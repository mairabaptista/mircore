==> flow/design.v <==
module BIOS(address, biosOut, clk_auto);
	input [31:0]address;
	input clk_auto;
	output reg [31:0]biosOut;
	reg [31:0] bios[63:0];
	initial
		begin				
bios[0] <= 32'b011010_00000000000000000000000001;  
bios[1] <= 32'b001100_11110_11110_0000000000000101;  
bios[2] <= 32'b001111_00000_00110_0000000000001010;  
bios[3] <= 32'b110110_00000_00110_0000000000000000;  
bios[4] <= 32'b011100_00000000000000000000000000;  
bios[5] <= 32'b100101_00000_10100_0000000000000000;  
bios[6] <= 32'b010000_11110_10100_0000000000000000;  
bios[7] <= 32'b001110_11110_01010_0000000000000000;  
bios[8] <= 32'b001100_01010_10101_0000000000000010;  
bios[9] <= 32'b010000_11110_10101_0000000000000000;  
bios[10] <= 32'b001110_11110_01010_0000000000000000;  
bios[11] <= 32'b011011_01010_00110_0000000000000000;  
bios[12] <= 32'b111111_00000_00110_0000000000000000;  
bios[13] <= 32'b001111_00000_10110_0000000000000000;  
bios[14] <= 32'b010000_11110_10110_1111111111111101;  
bios[15] <= 32'b001110_11110_01010_1111111111111101;  
bios[16] <= 32'b001111_00000_10111_0000010000000000;  
bios[17] <= 32'b100010_01010_10111_11000_00000000000;  
bios[18] <= 32'b010001_11000_00000_0000000000011110;  
bios[19] <= 32'b011011_01010_00110_0000000000000000;  
bios[20] <= 32'b110010_00110_11001_0000000000000000;  
bios[21] <= 32'b010000_11110_11001_1111111111111110;  
bios[22] <= 32'b001110_11110_01011_1111111111111110;  
bios[23] <= 32'b011011_01011_00110_0000000000000000;  
bios[24] <= 32'b011011_01010_00111_0000000000000000;  
bios[25] <= 32'b110101_00111_00110_0000000000000000;  
bios[26] <= 32'b001100_01010_11010_0000000000000001;  
bios[27] <= 32'b010000_11110_11010_1111111111111101;  
bios[28] <= 32'b001110_11110_01010_1111111111111101;  
bios[29] <= 32'b011010_00000000000000000000001111;  
bios[30] <= 32'b001111_00000_00110_0000000000001011;  
bios[31] <= 32'b110110_00000_00110_0000000000000000;  
bios[32] <= 32'b011100_00000000000000000000000000;  
bios[33] <= 32'b100101_00000_11011_0000000000000000;  
bios[34] <= 32'b010000_11110_11011_1111111111111111;  
bios[35] <= 32'b001101_11110_11110_0000000000000101;  
bios[36] <= 32'b011101_00000000000000000000000000;  
		end
	always @(posedge clk_auto)
		begin
			biosOut <= bios[address];
		end
endmodule
# Reports on BIOS
# Tool output for the design above, in the order of the flow.
# Line numbers count from 1 in the design file above.
# Cell names lack the library's common part.
setup:
  top: "BIOS"
  clock_port: "clk_auto"
  library: "sky130hd"
  pvt_corner: "tt_025C_1v80"

# Word level
# Yosys after proc, flatten, opt, wreduce and memory -nomap, before mapping. Enables and synchronous resets that opt folds into registers are not counted as muxes. Memory bits, and registers merged into a memory's read port (data or address), are not among the register bits. Print and check cells are not counted. Equal cells are merged and count once.
# Yosys's memory passes give these memory sizes; they may raise the number of words (mostly to a power of two), join words into wider ones and drop unused or constant bits.
word_totals:
  register_bits: 0
  mem_bits_ro: 2048
  clocked_rd_ports_x_width: 32
  mem_count: 1
  inputBits: 33
  output_inout_bits: 32
  elab_cells: 1
mem_list:
  columns: ["name", "size", "width", "rd", "write_ports", "line_no", "source"]
  rows:
  - ["bios", 64, 32, 1, 0, 5, "reg [31:0] bios[63:0];"]

# Depth
# Depth = most cells in a row (Yosys ltp): at word level without a register or memory, in the mapped netlist without a sequential cell, where the memories' decode and read muxes count.
depth:
  depth_word: 0
  ABC_AREA: 0
  depth_mapped: 7
  depth_no_buf: 6

# Synthesis result
# Yosys stat after the flow's synthesis: flattened, memories mapped to cells. It holds for the ABC_AREA given above (unset counts as 0); a run with the other value may have another netlist.
# The area totals of this step are shown rounded.
mapped:
  stdcells: 224
  area_um2: 1800
  sequential_area_um2: 480
  ff_cells: 24
  n_buf: 24
types:
  columns: ["cell_type", "n", "area_total_um2"]
  rows:
  - ["dfxtp_1", 24, 480.461]
  - ["ha_1", 17, 212.704]
  - ["nand2_1", 25, 93.84]
  - ["buf_4", 10, 75.072]
  - ["a21oi_1", 14, 70.067]
  - ["nand2b_1", 11, 68.816]
  - ["o211ai_1", 8, 60.058]
  - ["mux2i_1", 5, 50.048]
  - ["buf_2", 9, 45.043]
  - ["nor2_1", 12, 45.043]
  - ["nor2b_1", 7, 43.792]
  - ["nor3_1", 8, 40.038]
  - ["o21ai_0", 8, 40.038]
  - ["a211oi_1", 5, 37.536]
  - ["a211o_1", 3, 26.275]
  - ["buf_6", 2, 22.522]
  - ["mux2_2", 2, 22.522]
  - ["nand3_1", 4, 20.019]
# Not listed: further types 35, cells in them 50.

# Worst setup path after synthesis
# OpenSTA on the mapped netlist: ideal clock, no wires. The path of least setup slack (recovery checks aside). Input and output delay are each 20% of the period. Register names are those of the netlist, which keeps one name where synthesis merged equal registers.
synth_timing:
  path_kind: "input-to-reg"
  start: "in address[1]"
  end: "reg biosOut[23]"
  period_ps: 2940
  input_delay_ps: 588
  setup_time_ps: 125
  t_first_pin_ps: 588
  arrival_ps: 1889
  required_time_ps: 2815
  path_slack_ps: 926
  delay_ps: 1426
  stages: 6
  n_path_buf: 1
  synth_period_reached_ps: 2014
# "delay_ps" is the arrival time less input delay plus setup time.
# "stages": output pins that drive a net of the path, with the launching flip-flop's if there is one; two outputs of one cell count as two.
# "synth_period_reached_ps" = period - worst setup slack (recovery checks aside). The figure is calculated, with input and output delays left at 20% of the set period.
synth_via:
  cell_sequence: "buf_2 inv_1 ha_1 a211o_1 a32oi_1 o21ai_1"
synth_rtl:
  columns: ["item", "line_no", "source"]
  rows:
  - ["start: declaration", 2, "input [31:0]address;"]
  - ["end: declaration", 4, "output reg [31:0]biosOut;"]
# Chain of elaborated cells between the ends: none given.

# Worst path after layout
# Path of least setup slack in the final report of run 1 (OpenROAD, finished layout, wires in). Where an end is a register, its clock arrival counts in the times.
# The path's times are printed in steps of 10 ps; the period is the one set.
layout_timing:
  path_kind: "input-to-reg"
  start: "in address[3]"
  end: "reg biosOut[27]"
  period_ps: 1950
  input_delay_ps: 390
  setup_time_ps: 90
  t_first_pin_ps: 390
  arrival_ps: 1890
  required_time_ps: 2120
  path_slack_ps: 230
  stages: 6
  n_path_buf: 2
layout_via:
  cell_sequence: "clkdlybuf4s50_1 clkinv_1 buf_4 o211ai_1 o21ba_1 a311oi_1"
layout_rtl:
  columns: ["item", "line_no", "source"]
  rows:
  - ["start: declaration", 2, "input [31:0]address;"]
  - ["end: declaration", 4, "output reg [31:0]biosOut;"]
# Chain of elaborated cells between the ends: none given.

Memo
Re: implementation data of BIOS

Design BIOS on sky130hd. What follows are 2 stored runs of the flow, each under its own settings; their order means nothing. The constraints put input and output delay at 20% of the set period each and load the outputs with 0.01 pF.
By "achieved_period_ps" is meant the clock period of the run minus its worst setup slack. This is arithmetic on one report: input and output delays are still those of the set period (20% each).
"critical_path_time_ps" = time allowed to the worst setup path (clock period - input delay - output delay, where it has them) - its slack; a late launch clock adds to it, a late capture clock takes from it.
"totalPower_uw": no workload was simulated; the value follows from the tool's default switching activity.
"critical_path_time_ps" is given in steps of 10 ps.
The results are shown rounded.

--- run 1 ---
==> flow/run.sh <==
#!/bin/bash
# the make line also repeats the synthesis and layout settings of config.mk as NAME=value (left out here)
make -C /OpenROAD-flow-scripts/flow DESIGN_CONFIG=/design/flow/config.mk WORK_HOME=/design/flow/orfs CLKGATE_MAP_FILE= finish
==> flow/config.mk <==
export PLATFORM = sky130hd
export DESIGN_NAME = BIOS
export DESIGN_NICKNAME = BIOS
export VERILOG_FILES = /design/flow/design.v
export SDC_FILE = /design/flow/constraint.sdc
export NUM_CORES = 4
export LEC_CHECK = 0
export CAP_MARGIN = 20
export CORE_MARGIN = 2
export CORE_UTILIZATION = 40
export SETUP_SLACK_MARGIN = 0.17
export SLEW_MARGIN = 20
==> flow/constraint.sdc <==
create_clock -name core_clock -period 1.95 [get_ports {clk_auto}]
set_input_delay 0.3900 -clock core_clock [delete_from_list [all_inputs] [get_ports {clk_auto}]]
set_output_delay 0.3900 -clock core_clock [all_outputs]
set_load 0.01 [all_outputs]

==> results, as YAML <==
results:
  synth_area_um2: 1800
  final_die_area_um2: 5100
  cell_area_final_um2: 2800
  finalUtil_pct: 64
  setup_ws_ps: 230
  fin_tns_ps: 0
  fin_hold_ws_ps: 770
  totalPower_uw: 1400
  achieved_period_ps: 1718
  critical_path_time_ps: 1330
  critical_path_kind: "input-to-reg"

--- run 2 ---
==> flow/run.sh <==
#!/bin/bash
# the make line also repeats the synthesis and layout settings of config.mk as NAME=value (left out here)
make -C /OpenROAD-flow-scripts/flow DESIGN_CONFIG=/design/flow/config.mk WORK_HOME=/design/flow/orfs CLKGATE_MAP_FILE= finish
==> flow/config.mk <==
export PLATFORM = sky130hd
export DESIGN_NAME = BIOS
export DESIGN_NICKNAME = BIOS
export VERILOG_FILES = /design/flow/design.v
export SDC_FILE = /design/flow/constraint.sdc
export NUM_CORES = 4
export LEC_CHECK = 0
export CAP_MARGIN = 20
export CORE_MARGIN = 2
export CORE_UTILIZATION = 24
export CTS_CLUSTER_SIZE = 23
export GPL_ROUTABILITY_DRIVEN = 1
export GPL_TIMING_DRIVEN = 1
export MAX_ROUTING_LAYER = met4
export PLACE_DENSITY = 0.53
export SLEW_MARGIN = 20
==> flow/constraint.sdc <==
create_clock -name core_clock -period 1.5 [get_ports {clk_auto}]
set_input_delay 0.3000 -clock core_clock [delete_from_list [all_inputs] [get_ports {clk_auto}]]
set_output_delay 0.3000 -clock core_clock [all_outputs]
set_load 0.01 [all_outputs]

==> results, as YAML <==
results:
  synth_area_um2: 1800
  final_die_area_um2: 8300
  cell_area_final_um2: 2900
  finalUtil_pct: 40
  setup_ws_ps: 65
  fin_tns_ps: 0
  fin_hold_ws_ps: 470
  totalPower_uw: 2000
  achieved_period_ps: 1435
  critical_path_time_ps: 1130
  critical_path_kind: "reg-to-output"
