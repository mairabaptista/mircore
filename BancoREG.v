==> flow/design.v <==
module BancoREG(readRegister1, readRegister2, writeRegister, writeData, readData1, readData2, clk, regWrite, PC, jal,
					rd_shft_enabler, wrt_shft_enabler, intrpt_val, intrpt, proc_pc, save_proc_pc);
	 parameter DATA_WIDTH = 32;
	 input clk, regWrite, jal, rd_shft_enabler, wrt_shft_enabler, save_proc_pc;
    input [4:0] readRegister1;
	 input [4:0] readRegister2; 
	 input [4:0] writeRegister;  
    input [(DATA_WIDTH-1):0] writeData;
	 input [(DATA_WIDTH-1):0] PC;
	 input [(DATA_WIDTH-1):0] intrpt_val;
	 input [(DATA_WIDTH-1):0] proc_pc;
	 input intrpt;
    output [(DATA_WIDTH-1):0] readData1;  
	 output [(DATA_WIDTH-1):0] readData2;  
    reg [(DATA_WIDTH-1):0]registradores[(2*DATA_WIDTH-1):0];
    always @ (posedge clk)
        begin
				registradores[0] <= 32'b0;
				if(jal == 1)
					begin
						registradores[31] <= PC + 1;
					end
            if (regWrite == 1)
                begin
						registradores[writeRegister + (DATA_WIDTH*wrt_shft_enabler)] <= writeData;						  
                end
				if(intrpt)
				begin
					registradores[5'b00010] <= intrpt_val;  
				end
				if(save_proc_pc)
				begin
					registradores[5'b00010] <= proc_pc;   
				end
        end
    assign readData1 = registradores[readRegister1 + (DATA_WIDTH*rd_shft_enabler)];
    assign readData2 = registradores[readRegister2 + (DATA_WIDTH*rd_shft_enabler)];
endmodule	
**Reports on BancoREG**

Tool output for the design above, in the order of the flow.
Lines are those of the file above, counted from 1.
Operators: Yosys type, input widths -> output width; for muxes data width and select width s.
Cell names lack the library's common part.
Not given: -

- Top module: BancoREG
- Clock: clk
- Cell library: sky130hd
- Library corner: tt_025C_1v80

**Word level**

Source: Yosys, flattened and elaborated, memories not mapped. Widths are those after wreduce; folded enables and synchronous resets count as part of the registers. Registers that Yosys merges into a memory's read port (data or address) are not register bits. Print and check cells do not count. Equal cells are merged and count once.
Memory sizes are those after Yosys's memory passes, which may raise the word count (mostly to a power of two), join words into wider ones and drop unused or constant bits.

- Register bits after elaboration: 0
- ROM bits: 0
- Clocked read ports x word width: 0
- Input port bits: 150
- Bits in writable memories: 2048
- Memories kept: 1
- Bits in latches: 0

- Equality and inequality tests: 0
- Div/mod/pow operators: 0
- Magnitude comparators: 0
- Add/subtract/negate cells: 4
- Bitwise logic cells: 1
- Reduce/logical cells: 0
- Mux-type cells: 10
- Shifts and indexed selects: 0
- Multipliers: 0

Memory list:

| memory | words | bits a word | read ports | write ports | RTL line | text |
|---|---|---|---|---|---|---|
| registradores | 64 | 32 | 2 | 4 | 15 | `reg [(DATA_WIDTH-1):0]registradores[(2*DATA_WIDTH-1):0];` |

Operator list:

| cell | count |
|---|---|
| $mux 32 | 5 |
| $add 32x1->32 const B | 1 |
| $add 5x6->6 | 3 |
| $mux 6 | 1 |
| $mux 1 | 4 |
| $or 1x1->1 | 1 |

**Longest topological paths**

Depth = most cells in a row (Yosys ltp): at word level without a register or memory, in the mapped netlist without a sequential cell, where the memories' decode and read muxes count.

- Depth in word-level cells: 2
- ABC_AREA: 0
- Depth in mapped cells: 10

**Mapped cells and area**

Source: synth_stat.txt of the flow (Yosys; design flattened, memories mapped). It holds for the ABC_AREA given above (unset counts as 0); a run with the other value may have another netlist.
The area totals of this step are shown rounded.

- Chip area (Yosys): 94810 sq um
- Flip-flop cells: 2048
- Sequential part of the area: 61180 sq um
- Buffer cells: 390
- Mapped cells: 4798

Cells by type:

| type | count |
|---|---|
| edfxtp_1 | 2016 |
| mux4_2 | 1007 |
| o22ai_1 | 300 |
| mux2i_1 | 144 |
| buf_4 | 102 |
| buf_2 | 129 |
| dfxtp_1 | 32 |
| nand2_1 | 144 |
| o21ai_0 | 103 |
| clkbuf_1 | 128 |
| o221ai_1 | 54 |
| o22a_1 | 45 |
| mux2_2 | 33 |
| nor4_1 | 57 |
| nor2_1 | 91 |
| nor3_1 | 58 |
| and2_1 | 37 |
| a211oi_1 | 26 |

Not listed: further types 36, cells in them 292.

**Worst setup path after synthesis**

OpenSTA on the mapped netlist: ideal clock, no wires. The path of least setup slack (recovery checks aside). Input and output delay are each 20% of the period. Register names are those of the netlist, which keeps one name where synthesis merged equal registers.

- Path kind: input -> register
- From: input regWrite
- To: memory registradores[2][0]
- Slack: -0.180 ns
- Delay of the path: 3.188 ns
- Driving pins on the path: 3
- Buffers on the path: 0
- Clock period: 3.76 ns
- Data required time: 3.294 ns
- Data arrival time: 3.474 ns
- Time at the first pin: 0.752 ns
- Synthesis period reached: 3.94 ns

"delay of the path" = arrival - input delay + setup time.
"driving pins on the path": output pins that drive a net of the path, with the launching flip-flop's if there is one; two outputs of one cell count as two.
"synthesis period reached" is the clock period less the worst setup slack; recovery checks do not enter. This is arithmetic on one report: input and output delays are still those of the set period (20% each).
Between the ends stands the longest chain of elaborated cells between them, by number of cells; it is not shown to be the way that was timed. Of several equally long chains one is given.
A line is the first line of the expression or statement that the cell stems from. Yosys adds cells for indexed reads and writes and turns some case tables into memories.
The path ends at the enable pin of a flip-flop; only ways to that pin are counted.

- Path through: nor2b_1 > nand2_1 > o21ai_0
- Length of the longest elaborated chain: 1
- Elaborated cells on any way between the ends: 2

RTL lines, path post-synthesis:

| what | RTL line | text |
|---|---|---|
| from (decl) | 4 | `input clk, regWrite, jal, rd_shft_enabler, wrt_shft_enabler, save_proc_pc;` |
| $mux 6 | 23 | `if (regWrite == 1)` |
| to (decl) | 15 | `reg [(DATA_WIDTH-1):0]registradores[(2*DATA_WIDTH-1):0];` |

**Worst path after layout**

Path of least setup slack in the final report of record 1 (OpenROAD, finished layout, wires in). Where an end is a register, its clock arrival counts in the times.

- Path kind: input -> output
- From: input readRegister2[0]
- To: output readData2[6]
- Buffers on the path: 6
- Data required time: 2.35 ns
- Data arrival time: 3.33 ns
- Clock period: 2.94 ns
- Time at the first pin: 0.59 ns
- Driving pins on the path: 10
- Slack: -0.98 ns

Between the ends stands the longest chain of elaborated cells between them, by number of cells; it is not shown to be the way that was timed. Of several equally long chains one is given.
A memory read counts as a cell of the chain, while the word-level depth stops at memories.

- Path through: buf_12 > buf_16 > buf_16 > buf_16 > buf_12 > mux4_2 > o22ai_4 > nor4_4 > o22a_1 > buf_2
- Length of the longest elaborated chain: 2
- Elaborated cells on any way between the ends: 2

RTL lines, path after layout:

| what | RTL line | text |
|---|---|---|
| from (decl) | 6 | `input [4:0] readRegister2;` |
| $add 5x6->6 | 37 | `assign readData2 = registradores[readRegister2 + (DATA_WIDTH*rd_shft_enabler)];` |
| $mem_v2 64x32 | 15 | `reg [(DATA_WIDTH-1):0]registradores[(2*DATA_WIDTH-1):0];` |
| to (decl) | 14 | `output [(DATA_WIDTH-1):0] readData2;` |

Subject: BancoREG on sky130hd, stored results

Hello all,

Settings and measured results of 2 stored flow runs for module BancoREG (sky130hd), not sorted in any way. The constraints put input and output delay at 20% of the set period each and load the outputs with 0.01 pF.
By "time used up by the worst setup path" is meant the share of the clock period that the worst setup path is allowed (20% is reserved at inputs, 20% at outputs), minus its slack. Clock arrival times at its registers enter into it.
"total power of the final layout" is the tool's figure for a default switching activity; nothing was simulated.
Results are given in rounded form.

### Record 1

==> flow/run.sh <==
#!/bin/bash
# the make line also repeats the synthesis and layout settings of config.mk as NAME=value (left out here)
make -C /OpenROAD-flow-scripts/flow DESIGN_CONFIG=/design/flow/config.mk WORK_HOME=/design/flow/orfs CLKGATE_MAP_FILE= finish
==> flow/config.mk <==
export PLATFORM = sky130hd
export DESIGN_NAME = BancoREG
export DESIGN_NICKNAME = BancoREG
export VERILOG_FILES = /design/flow/design.v
export SDC_FILE = /design/flow/constraint.sdc
export NUM_CORES = 4
export LEC_CHECK = 0
export CAP_MARGIN = 20
export CELL_PAD_IN_SITES_GLOBAL_PLACEMENT = 3
export CORE_ASPECT_RATIO = 0.72
export CORE_MARGIN = 2
export CORE_UTILIZATION = 42
export CTS_CLUSTER_SIZE = 19
export GPL_TIMING_DRIVEN = 0
export MAX_ROUTING_LAYER = met5
export SLEW_MARGIN = 20
==> flow/constraint.sdc <==
create_clock -name core_clock -period 2.94 [get_ports {clk}]
set_input_delay 0.5880 -clock core_clock [delete_from_list [all_inputs] [get_ports {clk}]]
set_output_delay 0.5880 -clock core_clock [all_outputs]
set_load 0.01 [all_outputs]

Results of record 1:
- Post-route utilization: 0.555
- Full die area: 229600 sq um
- Worst setup slack after layout: -0.979 ns
- Worst hold slack: 0.066 ns
- Time used up by the worst setup path: 2.74 ns
- Worst path kind: input -> output
- Post-synthesis cell area: 94810 sq um
- Total negative slack: -43.28 ns
- Total power of the final layout: 71.29 mW
- Standard-cell area after routing: 124000 sq um

### Record 2

==> flow/run.sh <==
#!/bin/bash
# the make line also repeats the synthesis and layout settings of config.mk as NAME=value (left out here)
make -C /OpenROAD-flow-scripts/flow DESIGN_CONFIG=/design/flow/config.mk WORK_HOME=/design/flow/orfs CLKGATE_MAP_FILE= finish
==> flow/config.mk <==
export PLATFORM = sky130hd
export DESIGN_NAME = BancoREG
export DESIGN_NICKNAME = BancoREG
export VERILOG_FILES = /design/flow/design.v
export SDC_FILE = /design/flow/constraint.sdc
export NUM_CORES = 4
export LEC_CHECK = 0
export CAP_MARGIN = 30
export CELL_PAD_IN_SITES_DETAIL_PLACEMENT = 0
export CELL_PAD_IN_SITES_GLOBAL_PLACEMENT = 1
export CORE_MARGIN = 3
export CORE_UTILIZATION = 49
export GPL_ROUTABILITY_DRIVEN = 0
export GPL_TIMING_DRIVEN = 0
export MIN_ROUTING_LAYER = met1
export PLACE_DENSITY_LB_ADDON = 0.07
export SETUP_SLACK_MARGIN = 0.32
export SLEW_MARGIN = 20
==> flow/constraint.sdc <==
create_clock -name core_clock -period 2.69 [get_ports {clk}]
set_input_delay 0.5380 -clock core_clock [delete_from_list [all_inputs] [get_ports {clk}]]
set_output_delay 0.5380 -clock core_clock [all_outputs]
set_load 0.01 [all_outputs]

Results of record 2:
- Post-route utilization: 0.635
- Full die area: 198800 sq um
- Worst setup slack after layout: -1.190 ns
- Worst hold slack: 0.032 ns
- Time used up by the worst setup path: 2.80 ns
- Worst path kind: input -> output
- Post-synthesis cell area: 94810 sq um
- Total negative slack: -48.57 ns
- Total power of the final layout: 76.38 mW
- Standard-cell area after routing: 121400 sq um

Thanks
